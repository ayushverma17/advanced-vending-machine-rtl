==> flow/design.v <==
module vending_machine_moore(
    input clk,
    input rst,
    input nickel,
    input dime,
    input cancel,
    input [1:0] item_select,
    output reg vend,
    output reg change_5C,
    output reg change_10C
);
parameter S_IDLE = 5'b00000,
          S_0C_15C = 5'b00001,
          S_5C_15C = 5'b00010,
          S_10C_15C = 5'b00011,
          S_15C_15C = 5'b00100,             
          S_CHANGE_5C_15C = 5'b00101,       
          S_CHANGE_10C_15C = 5'b00110,      
          S_CHANGE_5C_VEND_15C = 5'b00111,  
          S_0C_20C = 5'b01000,
          S_5C_20C = 5'b01001,
          S_10C_20C = 5'b01010,
          S_15C_20C = 5'b01011,
          S_20C_20C = 5'b01100,             
          S_CHANGE_5C_20C = 5'b01101,       
          S_CHANGE_10C_20C = 5'b01110,      
          S_CHANGE_15C_20C = 5'b01111,      
          S_CHANGE_5C_VEND_20C = 5'b10000,  
          S_0C_25C = 5'b10001,
          S_5C_25C = 5'b10010,
          S_10C_25C = 5'b10011,
          S_15C_25C = 5'b10100,
          S_20C_25C = 5'b10101,
          S_25C_25C = 5'b10110,             
          S_CHANGE_5C_25C = 5'b10111,       
          S_CHANGE_10C_25C = 5'b11000,      
          S_CHANGE_15C_25C = 5'b11001,      
          S_CHANGE_20C_25C = 5'b11010,      
          S_CHANGE_5C_VEND_25C = 5'b11011;  
parameter ITEM_15C = 2'b01,
          ITEM_20C = 2'b10,
          ITEM_25C = 2'b11;
reg [4:0] ps, ns;  
always @(posedge clk or negedge rst) begin
    if(!rst) begin
        ps <= S_IDLE;
    end
    else begin
        ps <= ns;
    end
end
always @(*) begin
    ns = ps;
    vend = 1'b0;
    change_5C = 1'b0;
    change_10C = 1'b0;
    case(ps)
        S_IDLE: begin
            if(item_select == ITEM_15C)
                ns = S_0C_15C;
            else if(item_select == ITEM_20C)
                ns = S_0C_20C;
            else if(item_select == ITEM_25C)
                ns = S_0C_25C;
        end
        S_0C_15C: begin
            if(nickel) ns = S_5C_15C;
            else if(dime) ns = S_10C_15C;
            else if(cancel) ns = S_IDLE;
        end
        S_5C_15C: begin
            if(nickel) ns = S_10C_15C;
            else if(dime) ns = S_15C_15C;  
            else if(cancel) ns = S_CHANGE_5C_15C;
        end
        S_10C_15C: begin
            if(nickel) ns = S_15C_15C;  
            else if(dime) ns = S_CHANGE_5C_VEND_15C;  
            else if(cancel) ns = S_CHANGE_10C_15C;
        end
        S_15C_15C: begin
            ns = S_IDLE;
            vend = 1'b1;
        end
        S_CHANGE_5C_15C: begin
            ns = S_IDLE;
            change_5C = 1'b1;
        end
        S_CHANGE_10C_15C: begin
            ns = S_IDLE;
            change_10C = 1'b1;
        end
        S_CHANGE_5C_VEND_15C: begin
            ns = S_IDLE;
            vend = 1'b1;
            change_5C = 1'b1;
        end
        S_0C_20C: begin
            if(nickel) ns = S_5C_20C;
            else if(dime) ns = S_10C_20C;
            else if(cancel) ns = S_IDLE;
        end
        S_5C_20C: begin
            if(nickel) ns = S_10C_20C;
            else if(dime) ns = S_15C_20C;
            else if(cancel) ns = S_CHANGE_5C_20C;
        end
        S_10C_20C: begin
            if(nickel) ns = S_15C_20C;
            else if(dime) ns = S_20C_20C;  
            else if(cancel) ns = S_CHANGE_10C_20C;
        end
        S_15C_20C: begin
            if(nickel) ns = S_20C_20C;  
            else if(dime) ns = S_CHANGE_5C_VEND_20C;  
            else if(cancel) ns = S_CHANGE_15C_20C;
        end
        S_20C_20C: begin
            ns = S_IDLE;
            vend = 1'b1;
        end
        S_CHANGE_5C_20C: begin
            ns = S_IDLE;
            change_5C = 1'b1;
        end
        S_CHANGE_10C_20C: begin
            ns = S_IDLE;
            change_10C = 1'b1;
        end
        S_CHANGE_15C_20C: begin  
            ns = S_CHANGE_5C_20C;
            change_10C = 1'b1;
        end
        S_CHANGE_5C_VEND_20C: begin
            ns = S_IDLE;
            vend = 1'b1;
            change_5C = 1'b1;
        end
        S_0C_25C: begin
            if(nickel) ns = S_5C_25C;
            else if(dime) ns = S_10C_25C;
            else if(cancel) ns = S_IDLE;
        end
        S_5C_25C: begin
            if(nickel) ns = S_10C_25C;
            else if(dime) ns = S_15C_25C;
            else if(cancel) ns = S_CHANGE_5C_25C;
        end
        S_10C_25C: begin
            if(nickel) ns = S_15C_25C;
            else if(dime) ns = S_20C_25C;
            else if(cancel) ns = S_CHANGE_10C_25C;
        end
        S_15C_25C: begin
            if(nickel) ns = S_20C_25C;
            else if(dime) ns = S_25C_25C;  
            else if(cancel) ns = S_CHANGE_15C_25C;
        end
        S_20C_25C: begin
            if(nickel) ns = S_25C_25C;  
            else if(dime) ns = S_CHANGE_5C_VEND_25C;  
            else if(cancel) ns = S_CHANGE_20C_25C;
        end
        S_25C_25C: begin
            ns = S_IDLE;
            vend = 1'b1;
        end
        S_CHANGE_5C_25C: begin
            ns = S_IDLE;
            change_5C = 1'b1;
        end
        S_CHANGE_10C_25C: begin
            ns = S_IDLE;
            change_10C = 1'b1;
        end
        S_CHANGE_15C_25C: begin  
            ns = S_CHANGE_5C_25C;
            change_10C = 1'b1;
        end
        S_CHANGE_20C_25C: begin  
            ns = S_CHANGE_10C_25C;
            change_10C = 1'b1;
        end
        S_CHANGE_5C_VEND_25C: begin
            ns = S_IDLE;
            vend = 1'b1;
            change_5C = 1'b1;
        end
        default: begin
            ns = S_IDLE;
        end
    endcase
end
endmodule
* Step by step through the tools: vending_machine_moore
The steps from the RTL of vending_machine_moore to its reports follow in flow order. Line numbers count from 1 in the design file above. Operators carry their Yosys type and port widths (W data, S select, Z words). A cell with -- has no value.
Design: design top vending_machine_moore, clock port clk, library sky130hd, corner tt_025C_1v80

* Word level
Source: Yosys, flattened and elaborated, memories not mapped. Widths are those after wreduce. Registers that Yosys merges into a memory's read port (data or address) are not register bits. Print and check cells do not count. Equal cells are merged and count once.
Storage and ports: bits in registers 5, input port bits 7
Operators by class: eq/ne operators 40, mux-type cells 41, reductions and logical operators 5
Operators with widths (number):
- $mux W5 | 37
- $pmux W5 S16 | 1
- $eq A5 B5 Y1 const B | 12
- $ne A4 B4 Y1 const B | 10
- $eq A5 B4 Y1 const B | 8
- $eq A5 B3 Y1 const B | 4
- $reduce_or A6 Y1 | 3
- $reduce_and A10 Y1 | 1
- $eq A5 B2 Y1 const B | 2
- $eq A5 B1 Y1 const B | 1
- $logic_not A5 Y1 | 1
- $eq A2 B2 Y1 const B | 2
- $mux W1 | 3
- $eq A2 B1 Y1 const B | 1

* Longest topological paths
Depth = most cells in a row (Yosys ltp): at word level without a register or memory, in the mapped netlist without a sequential cell, where the memories' decode and read muxes count.
Depth: depth after elaboration 5, ABC_AREA 0, depth in mapped cells 4, depth with buffers taken out 3

* After synthesis
Source: synth_stat.txt of the flow (Yosys; design flattened, memories mapped). It holds for the ABC_AREA given above (unset counts as 0); a run with the other value may have another netlist. The area totals of this step are shown rounded.
Cell types:
- sky130_fd_sc_hd__dfrtp_1 | number 27, total area 675.648 um^2
- sky130_fd_sc_hd__and2_1 | number 9, total area 56.304 um^2
- sky130_fd_sc_hd__a22o_1 | number 6, total area 52.55 um^2
- sky130_fd_sc_hd__a22oi_1 | number 6, total area 45.043 um^2
- sky130_fd_sc_hd__nand2_1 | number 9, total area 33.782 um^2
- sky130_fd_sc_hd__o21ai_0 | number 6, total area 30.029 um^2
- sky130_fd_sc_hd__dfstp_2 | number 1, total area 26.275 um^2
- sky130_fd_sc_hd__a21o_1 | number 3, total area 22.522 um^2
- sky130_fd_sc_hd__a32o_1 | number 2, total area 20.019 um^2
- sky130_fd_sc_hd__nor3_1 | number 3, total area 15.014 um^2
- sky130_fd_sc_hd__o31ai_1 | number 2, total area 15.014 um^2
- sky130_fd_sc_hd__nor3b_2 | number 1, total area 12.512 um^2
- sky130_fd_sc_hd__nor2_1 | number 3, total area 11.261 um^2
- sky130_fd_sc_hd__buf_2 | number 2, total area 10.01 um^2
- sky130_fd_sc_hd__o311a_1 | number 1, total area 10.01 um^2
- sky130_fd_sc_hd__inv_1 | number 2, total area 7.507 um^2
- sky130_fd_sc_hd__or4_1 | number 1, total area 7.507 um^2
- sky130_fd_sc_hd__nor2b_1 | number 1, total area 6.256 um^2
Other cell types: 4; their cells: 4.
Mapped netlist: cells in the netlist 89, cell area after synthesis 0.0011 mm^2, sequential area 0.0007 mm^2, flip-flop cells 28, buffer cells 3

* Timing after synthesis
Path of least setup slack by OpenSTA after synthesis, without wires, with an ideal clock, recovery checks aside; 20% of the period is set as input and as output delay. Where synthesis merged equal registers, the netlist keeps one of their names.
Timing path after synthesis: path type register to output, start register ps, end output port vend, clock period 2620 ps, launch time at the first pin 0 ps, data arrival time 1232 ps, required time 2096 ps, setup slack 864 ps, delay of the path 1232 ps, stages 3, buffers on the path 0, synthesis period reached 1756 ps
"delay of the path" is the arrival time less input delay plus setup time. At an output port there is no setup time. "stages" counts driving pins, that of a launching flip-flop among them; a cell with two outputs on the path counts twice. "synthesis period reached" = period - worst setup slack (recovery checks aside). The figure is calculated, with input and output delays left at 20% of the set period. Where an end lacks its bit number, it is one bit of the signal, or one of the new flip-flops if synthesis recoded a state register.
Between the ends, after synthesis: cells stage by stage sky130_fd_sc_hd__dfrtp_1 -> sky130_fd_sc_hd__or4_1 -> sky130_fd_sc_hd__or3_1
RTL lines, path after synthesis:
- from (decl) | RTL line 43 | reg [4:0] ps, ns;
- from (assign) | RTL line 46 | ps <= S_IDLE;
- from (assign) | RTL line 49 | ps <= ns;
- to (decl) | RTL line 8 | output reg vend,
Chain of elaborated cells between the ends: none given.

* Timing after layout
From the final timing report of entry A: the path of least setup slack in the routed layout; clock arrival at registers is part of the times. The path's times are printed in steps of 10 ps; the period is the one set.
Timing path after layout: path type register to output, start register ps, end output port vend, clock period 1300 ps, launch time at the first pin 300 ps, data arrival time 1680 ps, required time 1040 ps, setup slack -640 ps, stages 4, buffers on the path 1
Where an end lacks its bit number, it is one bit of the signal, or one of the new flip-flops if synthesis recoded a state register.
Between the ends, after layout: cells stage by stage sky130_fd_sc_hd__dfrtp_1 -> sky130_fd_sc_hd__or4_4 -> sky130_fd_sc_hd__or3_4 -> sky130_fd_sc_hd__buf_6
RTL lines, path after layout:
- from (decl) | RTL line 43 | reg [4:0] ps, ns;
- from (assign) | RTL line 46 | ps <= S_IDLE;
- from (assign) | RTL line 49 | ps <= ns;
- to (decl) | RTL line 8 | output reg vend,
Chain of elaborated cells between the ends: none given.

FLOW RESULTS
============

Record of 2 stored runs of the RTL-to-layout flow on vending_machine_moore, platform sky130hd. The runs are unordered. Constraints: input delay and output delay 20% of the set period each, output load 0.01 pF.
"achieved clock period" = clock period - worst setup slack. The figure is calculated, with input and output delays left at 20% of the set period.
"worst path time" is the time allowed to the run's worst setup path (the clock period less input and output delay, where it has them) less its slack. Clock arrival times count: a late capture clock shortens it, a late launch clock lengthens it.
By "total power of the final layout" is meant OpenSTA's value without simulated activity: inputs other than the clock are taken to toggle once in ten clock periods, and the tool carries that through the logic.
"worst path time" is known to 10 ps.
Values from the reports are rounded here.

[entry A] flow files
==> flow/run.sh <==
#!/bin/bash
# the make line also repeats the synthesis and layout settings of config.mk as NAME=value (left out here)
make -C /OpenROAD-flow-scripts/flow DESIGN_CONFIG=/design/flow/config.mk WORK_HOME=/design/flow/orfs CLKGATE_MAP_FILE= finish
==> flow/config.mk <==
export PLATFORM = sky130hd
export DESIGN_NAME = vending_machine_moore
export DESIGN_NICKNAME = vending_machine_moore
export VERILOG_FILES = /design/flow/design.v
export SDC_FILE = /design/flow/constraint.sdc
export NUM_CORES = 4
export LEC_CHECK = 0
export ABC_AREA = 0
export CAP_MARGIN = 20
export CORE_MARGIN = 2
export CORE_UTILIZATION = 58
export CTS_CLUSTER_DIAMETER = 164
export CTS_CLUSTER_SIZE = 96
export GPL_TIMING_DRIVEN = 0
export MAX_ROUTING_LAYER = met5
export PLACE_DENSITY_LB_ADDON = 0.04
export SLEW_MARGIN = 15
export TNS_END_PERCENT = 20
==> flow/constraint.sdc <==
create_clock -name core_clock -period 1.3 [get_ports {clk}]
set_input_delay 0.2600 -clock core_clock [delete_from_list [all_inputs] [get_ports {clk}]]
set_output_delay 0.2600 -clock core_clock [all_outputs]
set_load 0.01 [all_outputs]

[entry A] result: Yosys chip area after synthesis 0.0011 mm^2; area inside the die boundary 0.0022 mm^2; area of the standard cells in the finished layout 0.0013 mm^2; final design utilization 74 %; lowest setup slack -640 ps; post-route setup TNS -1,000 ps; total power of the final layout 1,500 uW; achieved clock period 1,938 ps; worst path time 1,680 ps; critical path kind register to output

[entry B] flow files
==> flow/run.sh <==
#!/bin/bash
# the make line also repeats the synthesis and layout settings of config.mk as NAME=value (left out here)
make -C /OpenROAD-flow-scripts/flow DESIGN_CONFIG=/design/flow/config.mk WORK_HOME=/design/flow/orfs CLKGATE_MAP_FILE= finish
==> flow/config.mk <==
export PLATFORM = sky130hd
export DESIGN_NAME = vending_machine_moore
export DESIGN_NICKNAME = vending_machine_moore
export VERILOG_FILES = /design/flow/design.v
export SDC_FILE = /design/flow/constraint.sdc
export NUM_CORES = 4
export LEC_CHECK = 0
export CAP_MARGIN = 20
export CORE_ASPECT_RATIO = 1.01
export CORE_MARGIN = 6
export CORE_UTILIZATION = 45
export CTS_CLUSTER_DIAMETER = 142
export CTS_CLUSTER_SIZE = 52
export GPL_ROUTABILITY_DRIVEN = 0
export MIN_ROUTING_LAYER = met2
export PLACE_DENSITY_LB_ADDON = 0.13
export SLEW_MARGIN = 20
export TNS_END_PERCENT = 5
==> flow/constraint.sdc <==
create_clock -name core_clock -period 2.13 [get_ports {clk}]
set_input_delay 0.4260 -clock core_clock [delete_from_list [all_inputs] [get_ports {clk}]]
set_output_delay 0.4260 -clock core_clock [all_outputs]
set_load 0.01 [all_outputs]

[entry B] result: Yosys chip area after synthesis 0.0011 mm^2; area inside the die boundary 0.0037 mm^2; area of the standard cells in the finished layout 0.0013 mm^2; final design utilization 58 %; lowest setup slack 7 ps; post-route setup TNS 0 ps; total power of the final layout 1,100 uW; achieved clock period 2,123 ps; worst path time 1,700 ps; critical path kind register to output

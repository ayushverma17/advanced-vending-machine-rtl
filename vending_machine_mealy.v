==> flow/design.v <==
module vending_machine_mealy(
    input clk,
    input rst,
    input nickel,
    input dime,
    input cancel,
    input [1:0] item_select,
    output reg vend,
    output reg change_5C,
    output reg change_10C
);
parameter S_IDLE = 4'b0000,
          S_0C_15C = 4'b0001,
          S_5C_15C = 4'b0010,
          S_10C_15C = 4'b0011,
          S_0C_20C = 4'b0100,
          S_5C_20C = 4'b0101,
          S_10C_20C = 4'b0110,
          S_15C_20C = 4'b0111,
          S_CHANGE_15C_20C = 4'b1000,    
          S_0C_25C = 4'b1001,
          S_5C_25C = 4'b1010,
          S_10C_25C = 4'b1011,
          S_15C_25C = 4'b1100,
          S_20C_25C = 4'b1101,
          S_CHANGE_15C_25C = 4'b1110,    
          S_CHANGE_20C_25C = 4'b1111;    
parameter ITEM_15C = 2'b01,
          ITEM_20C = 2'b10,
          ITEM_25C = 2'b11;
reg first_coin_dispensed, next_coin_dispensed;  
reg [3:0] ps, ns;  
always @(posedge clk or negedge rst) begin
    if(!rst) begin
        ps <= S_IDLE;
        first_coin_dispensed <= 1'b0;
    end
    else begin
        ps <= ns;
        first_coin_dispensed <= next_coin_dispensed;
    end
end
always @(*) begin
    ns = ps;
    next_coin_dispensed = first_coin_dispensed;
    vend = 1'b0;
    change_5C = 1'b0;
    change_10C = 1'b0;
    case(ps)
        S_IDLE: begin
            if(item_select == ITEM_15C)
                ns = S_0C_15C;
            else if(item_select == ITEM_20C)
                ns = S_0C_20C;
            else if(item_select == ITEM_25C)
                ns = S_0C_25C;
        end
        S_0C_15C: begin
            if(nickel) ns = S_5C_15C;
            else if(dime) ns = S_10C_15C;
            else if(cancel) ns = S_IDLE;
        end
        S_5C_15C: begin
            if(nickel) ns = S_10C_15C;
            else if(dime) begin  
                ns = S_IDLE;
                vend = 1'b1;
            end
            else if(cancel) begin
                ns = S_IDLE;
                change_5C = 1'b1;
            end
        end
        S_10C_15C: begin
            if(nickel) begin  
                ns = S_IDLE;
                vend = 1'b1;
            end
            else if(dime) begin  
                ns = S_IDLE;
                vend = 1'b1;
                change_5C = 1'b1;
            end
            else if(cancel) begin
                ns = S_IDLE;
                change_10C = 1'b1;
            end
        end
        S_0C_20C: begin
            if(nickel) ns = S_5C_20C;
            else if(dime) ns = S_10C_20C;
            else if(cancel) ns = S_IDLE;
        end
        S_5C_20C: begin
            if(nickel) ns = S_10C_20C;
            else if(dime) ns = S_15C_20C;
            else if(cancel) begin
                ns = S_IDLE;
                change_5C = 1'b1;
            end
        end
        S_10C_20C: begin
            if(nickel) ns = S_15C_20C;
            else if(dime) begin  
                ns = S_IDLE;
                vend = 1'b1;
            end
            else if(cancel) begin
                ns = S_IDLE;
                change_10C = 1'b1;
            end
        end
        S_15C_20C: begin
            if(nickel) begin  
                ns = S_IDLE;
                vend = 1'b1;
            end
            else if(dime) begin  
                ns = S_IDLE;
                vend = 1'b1;
                change_5C = 1'b1;
            end
            else if(cancel) begin
                ns = S_CHANGE_15C_20C;
            end
        end
        S_0C_25C: begin
            if(nickel) ns = S_5C_25C;
            else if(dime) ns = S_10C_25C;
            else if(cancel) ns = S_IDLE;
        end
        S_5C_25C: begin
            if(nickel) ns = S_10C_25C;
            else if(dime) ns = S_15C_25C;
            else if(cancel) begin
                ns = S_IDLE;
                change_5C = 1'b1;
            end
        end
        S_10C_25C: begin
            if(nickel) ns = S_15C_25C;
            else if(dime) ns = S_20C_25C;
            else if(cancel) begin
                ns = S_IDLE;
                change_10C = 1'b1;
            end
        end
        S_15C_25C: begin
            if(nickel) ns = S_20C_25C;
            else if(dime) begin  
                ns = S_IDLE;
                vend = 1'b1;
            end
            else if(cancel) begin
                ns = S_CHANGE_15C_25C;             
            end
        end
        S_20C_25C: begin
            if(nickel) begin  
                ns = S_IDLE;
                vend = 1'b1;
            end
            else if(dime) begin  
                ns = S_IDLE;
                vend = 1'b1;
                change_5C = 1'b1;
            end
            else if(cancel) begin
                ns = S_CHANGE_20C_25C;
            end
        end
        S_CHANGE_15C_20C: begin  
            if(!first_coin_dispensed) begin
                change_10C = 1'b1;
                next_coin_dispensed = 1'b1;
                ns = S_CHANGE_15C_20C;
            end
            else begin
                change_5C = 1'b1;
                next_coin_dispensed = 1'b0;
                ns = S_IDLE;
            end
        end         
        S_CHANGE_15C_25C: begin  
            if(!first_coin_dispensed) begin
                change_10C = 1'b1;
                next_coin_dispensed = 1'b1;
                ns = S_CHANGE_15C_25C;
            end
            else begin
                change_5C = 1'b1;
                next_coin_dispensed = 1'b0;
                ns = S_IDLE;
            end
        end        
        S_CHANGE_20C_25C: begin  
            if(!first_coin_dispensed) begin
                change_10C = 1'b1;
                next_coin_dispensed = 1'b1;
                ns = S_CHANGE_20C_25C;
            end
            else begin
                change_10C = 1'b1;
                next_coin_dispensed = 1'b0;
                ns = S_IDLE;
            end
        end
        default: begin
            ns = S_IDLE;
        end
    endcase
end
endmodule
== From RTL to reports: vending_machine_mealy ==
The steps from the RTL of vending_machine_mealy to its reports follow in flow order.
Line numbers count from 1 in the design file above.
Not given: n/a
Design
  design top: vending_machine_mealy
  clock: clk
  standard-cell library: sky130hd
  timing corner: tt_025C_1v80

== Elaborated design ==
Source: Yosys, flattened and elaborated, memories not mapped. Widths are those after wreduce. Registers that Yosys merges into a memory's read port (data or address) are not register bits. Print and check cells do not count. Equal cells are merged and count once.
Storage and ports
  register bits: 5
  word-level cells: 81
  output and inout bits: 3
Cells by class
  mux-type cells: 45
  equality and inequality tests: 22
  reduce/logical cells: 12
Operators with widths (number)
  4-bit 2-to-1 mux: 32
  4-bit parallel mux with 16-bit select: 1
  4-bit == test (second input constant): 8
  10-bit OR reduction: 2
  4-bit by 3-bit == test with 1-bit output (second input constant): 4
  4-bit inequality test (second input constant): 4
  3-bit OR reduction: 5
  13-bit OR reduction: 1
  1-bit 2-to-1 mux: 9
  4-bit by 2-bit == test with 1-bit output (second input constant): 2
  8-bit OR reduction: 1
  1-bit parallel mux with 4-bit select: 2
  2-bit == test (second input constant): 2
  4-bit by 1-bit == test with 1-bit output (second input constant): 1
  4-bit zero test: 1
  4-bit AND reduction: 1
  1-bit parallel mux with 3-bit select: 1
  2-bit by 1-bit == test with 1-bit output (second input constant): 1
  2-bit OR reduction: 1

== Longest topological paths ==
Longest topological path by Yosys (ltp), each cell counted once; first at word level (registers and memories cut), then after technology mapping (sequential cells cut; the memories' decode and read muxes count).
Depth
  depth in word-level cells: 5
  ABC_AREA: 0
  gate-level depth with buffers: 4

== Mapped cells and area ==
Yosys stat after the flow's synthesis: flattened, memories mapped to cells. It holds for the ABC_AREA given above (unset counts as 0); a run with the other value may have another netlist.
Mapped netlist
  mapped flip-flops: 17
  cell count: 90
  buffer cells: 3
  cell area after synthesis: 863.3 um^2
  area of sequential cells: 426.7 um^2
Cells by type (number)
  sky130_fd_sc_hd__dfrtp_1: 16
  sky130_fd_sc_hd__o21ai_0: 12
  sky130_fd_sc_hd__nand2_1: 11
  sky130_fd_sc_hd__a22oi_1: 4
  sky130_fd_sc_hd__nor3b_1: 4
  sky130_fd_sc_hd__a22o_1: 3
  sky130_fd_sc_hd__dfstp_2: 1
  sky130_fd_sc_hd__nor3_1: 5
  sky130_fd_sc_hd__a32o_1: 2
  sky130_fd_sc_hd__nor2_1: 5
  sky130_fd_sc_hd__nor4_1: 3
  sky130_fd_sc_hd__xnor2_2: 1
  sky130_fd_sc_hd__a21oi_1: 3
  sky130_fd_sc_hd__inv_1: 4
  sky130_fd_sc_hd__or4b_4: 1
  sky130_fd_sc_hd__or3_1: 2
  sky130_fd_sc_hd__a2111o_1: 1
  sky130_fd_sc_hd__clkbuf_1: 3
Other cell types: 9; their cells: 9.

== Worst setup path after synthesis ==
OpenSTA on the mapped netlist: ideal clock, no wires. The path of least setup slack (recovery checks aside). Input and output delay are each 20% of the period. Register names are those of the netlist, which keeps one name where synthesis merged equal registers.
Timing post-synthesis
  path type: reg2out
  start point: register ps
  end point: output port change_5C
  path buffers: 0
  path delay: 1.371 ns
  driving pins on the path: 4
  clock period: 1.71 ns
  arrival: 1.371 ns
  output delay: 0.342 ns
  data required time: 1.368 ns
  slack: -0.003 ns
  time at the first pin: 0.000 ns
  synthesis period reached: 1.713 ns
"path delay" = arrival - input delay + setup time.
At an output port there is no setup time.
"driving pins on the path" counts driving pins, that of a launching flip-flop among them; a cell with two outputs on the path counts twice.
"synthesis period reached" = period - worst setup slack (recovery checks aside). The figure is calculated, with input and output delays left at 20% of the set period.
Where an end lacks its bit number, it is one bit of the signal, or one of the new flip-flops if synthesis recoded a state register.
Between the ends, post-synthesis
  cell sequence: sky130_fd_sc_hd__dfrtp_1 sky130_fd_sc_hd__or4_4 sky130_fd_sc_hd__nor3_1 sky130_fd_sc_hd__a41o_1
Ends and longest elaborated chain, post-synthesis
  start, declared: RTL line 32  | reg [3:0] ps, ns;
  start, assigned: RTL line 35  | ps <= S_IDLE;
  start, assigned: RTL line 39  | ps <= ns;
  end, declared: RTL line 9  | output reg change_5C,
No chain of elaborated cells between the ends is given.

== Worst path after layout ==
From the final timing report of run 2: the path of least setup slack in the routed layout; clock arrival at registers is part of the times.
Timing after layout
  path type: reg2out
  start point: register ps
  end point: output port change_10C
  output delay: 0.25 ns
  clock period: 1.26 ns
  arrival: 1.76 ns
  data required time: 1.01 ns
  time at the first pin: 0.30 ns
  driving pins on the path: 6
  slack: -0.75 ns
  path buffers: 2
Where an end lacks its bit number, it is one bit of the signal, or one of the new flip-flops if synthesis recoded a state register.
Between the ends, after layout
  cell sequence: sky130_fd_sc_hd__dfrtp_1 sky130_fd_sc_hd__or4_4 sky130_fd_sc_hd__buf_6 sky130_fd_sc_hd__nor2_4 sky130_fd_sc_hd__a311o_1 sky130_fd_sc_hd__buf_2
Ends and longest elaborated chain, after layout
  start, declared: RTL line 32  | reg [3:0] ps, ns;
  start, assigned: RTL line 35  | ps <= S_IDLE;
  start, assigned: RTL line 39  | ps <= ns;
  end, declared: RTL line 10  | output reg change_10C
No chain of elaborated cells between the ends is given.

Memo
Re: implementation data of vending_machine_mealy

2 stored runs of vending_machine_mealy in the flow (synthesis by Yosys, layout by OpenROAD, sky130hd cells), in arbitrary order. Constraints: input delay and output delay 20% of the set period each, output load 0.01 pF.
"achieved clock period (ns)" = clock period - worst setup slack. The figure is calculated, with input and output delays left at 20% of the set period.
"worst setup path time (ns)": the worst setup path's part of the clock period (all of it between registers, 20% less for each end at a port) less its slack. A launch clock that arrives late makes it longer, a capture clock that arrives late makes it shorter.
"finish__power__total": no workload was simulated; the value follows from the tool's default switching activity.

Flow files of run 1
==> flow/run.sh <==
#!/bin/bash
# the make line also repeats the synthesis and layout settings of config.mk as NAME=value (left out here)
make -C /OpenROAD-flow-scripts/flow DESIGN_CONFIG=/design/flow/config.mk WORK_HOME=/design/flow/orfs CLKGATE_MAP_FILE= finish
==> flow/config.mk <==
export PLATFORM = sky130hd
export DESIGN_NAME = vending_machine_mealy
export DESIGN_NICKNAME = vending_machine_mealy
export VERILOG_FILES = /design/flow/design.v
export SDC_FILE = /design/flow/constraint.sdc
export NUM_CORES = 4
export LEC_CHECK = 0
export CAP_MARGIN = 0
export CELL_PAD_IN_SITES_DETAIL_PLACEMENT = 2
export CELL_PAD_IN_SITES_GLOBAL_PLACEMENT = 2
export CORE_MARGIN = 2
export CORE_UTILIZATION = 62
export GPL_TIMING_DRIVEN = 1
export MAX_ROUTING_LAYER = met4
export PLACE_DENSITY_LB_ADDON = 0.06
export SETUP_SLACK_MARGIN = 0.0
export SLEW_MARGIN = 20
export TNS_END_PERCENT = 70
==> flow/constraint.sdc <==
create_clock -name core_clock -period 2.85 [get_ports {clk}]
set_input_delay 0.5700 -clock core_clock [delete_from_list [all_inputs] [get_ports {clk}]]
set_output_delay 0.5700 -clock core_clock [all_outputs]
set_load 0.01 [all_outputs]

report of run 1: did not finish, place, FLW-0024

Flow files of run 2
==> flow/run.sh <==
#!/bin/bash
# the make line also repeats the synthesis and layout settings of config.mk as NAME=value (left out here)
make -C /OpenROAD-flow-scripts/flow DESIGN_CONFIG=/design/flow/config.mk WORK_HOME=/design/flow/orfs CLKGATE_MAP_FILE= finish
==> flow/config.mk <==
export PLATFORM = sky130hd
export DESIGN_NAME = vending_machine_mealy
export DESIGN_NICKNAME = vending_machine_mealy
export VERILOG_FILES = /design/flow/design.v
export SDC_FILE = /design/flow/constraint.sdc
export NUM_CORES = 4
export LEC_CHECK = 0
export CAP_MARGIN = 20
export CORE_MARGIN = 2
export CORE_UTILIZATION = 40
export SLEW_MARGIN = 20
==> flow/constraint.sdc <==
create_clock -name core_clock -period 1.26 [get_ports {clk}]
set_input_delay 0.2520 -clock core_clock [delete_from_list [all_inputs] [get_ports {clk}]]
set_output_delay 0.2520 -clock core_clock [all_outputs]
set_load 0.01 [all_outputs]

report of run 2
yosys chip area after synthesis (um^2): 863.3
finish__design__die__area: 2545.7
finish__design__instance__area__stdcell: 1345.0
finish__design__instance__utilization: 0.6719
finish__timing__setup__ws: -0.747
finish__timing__setup__tns: -2.869
finish__power__total: 1.945e-03
achieved clock period (ns): 2.007
worst setup path time (ns): 1.76
worst setup path kind: reg2out
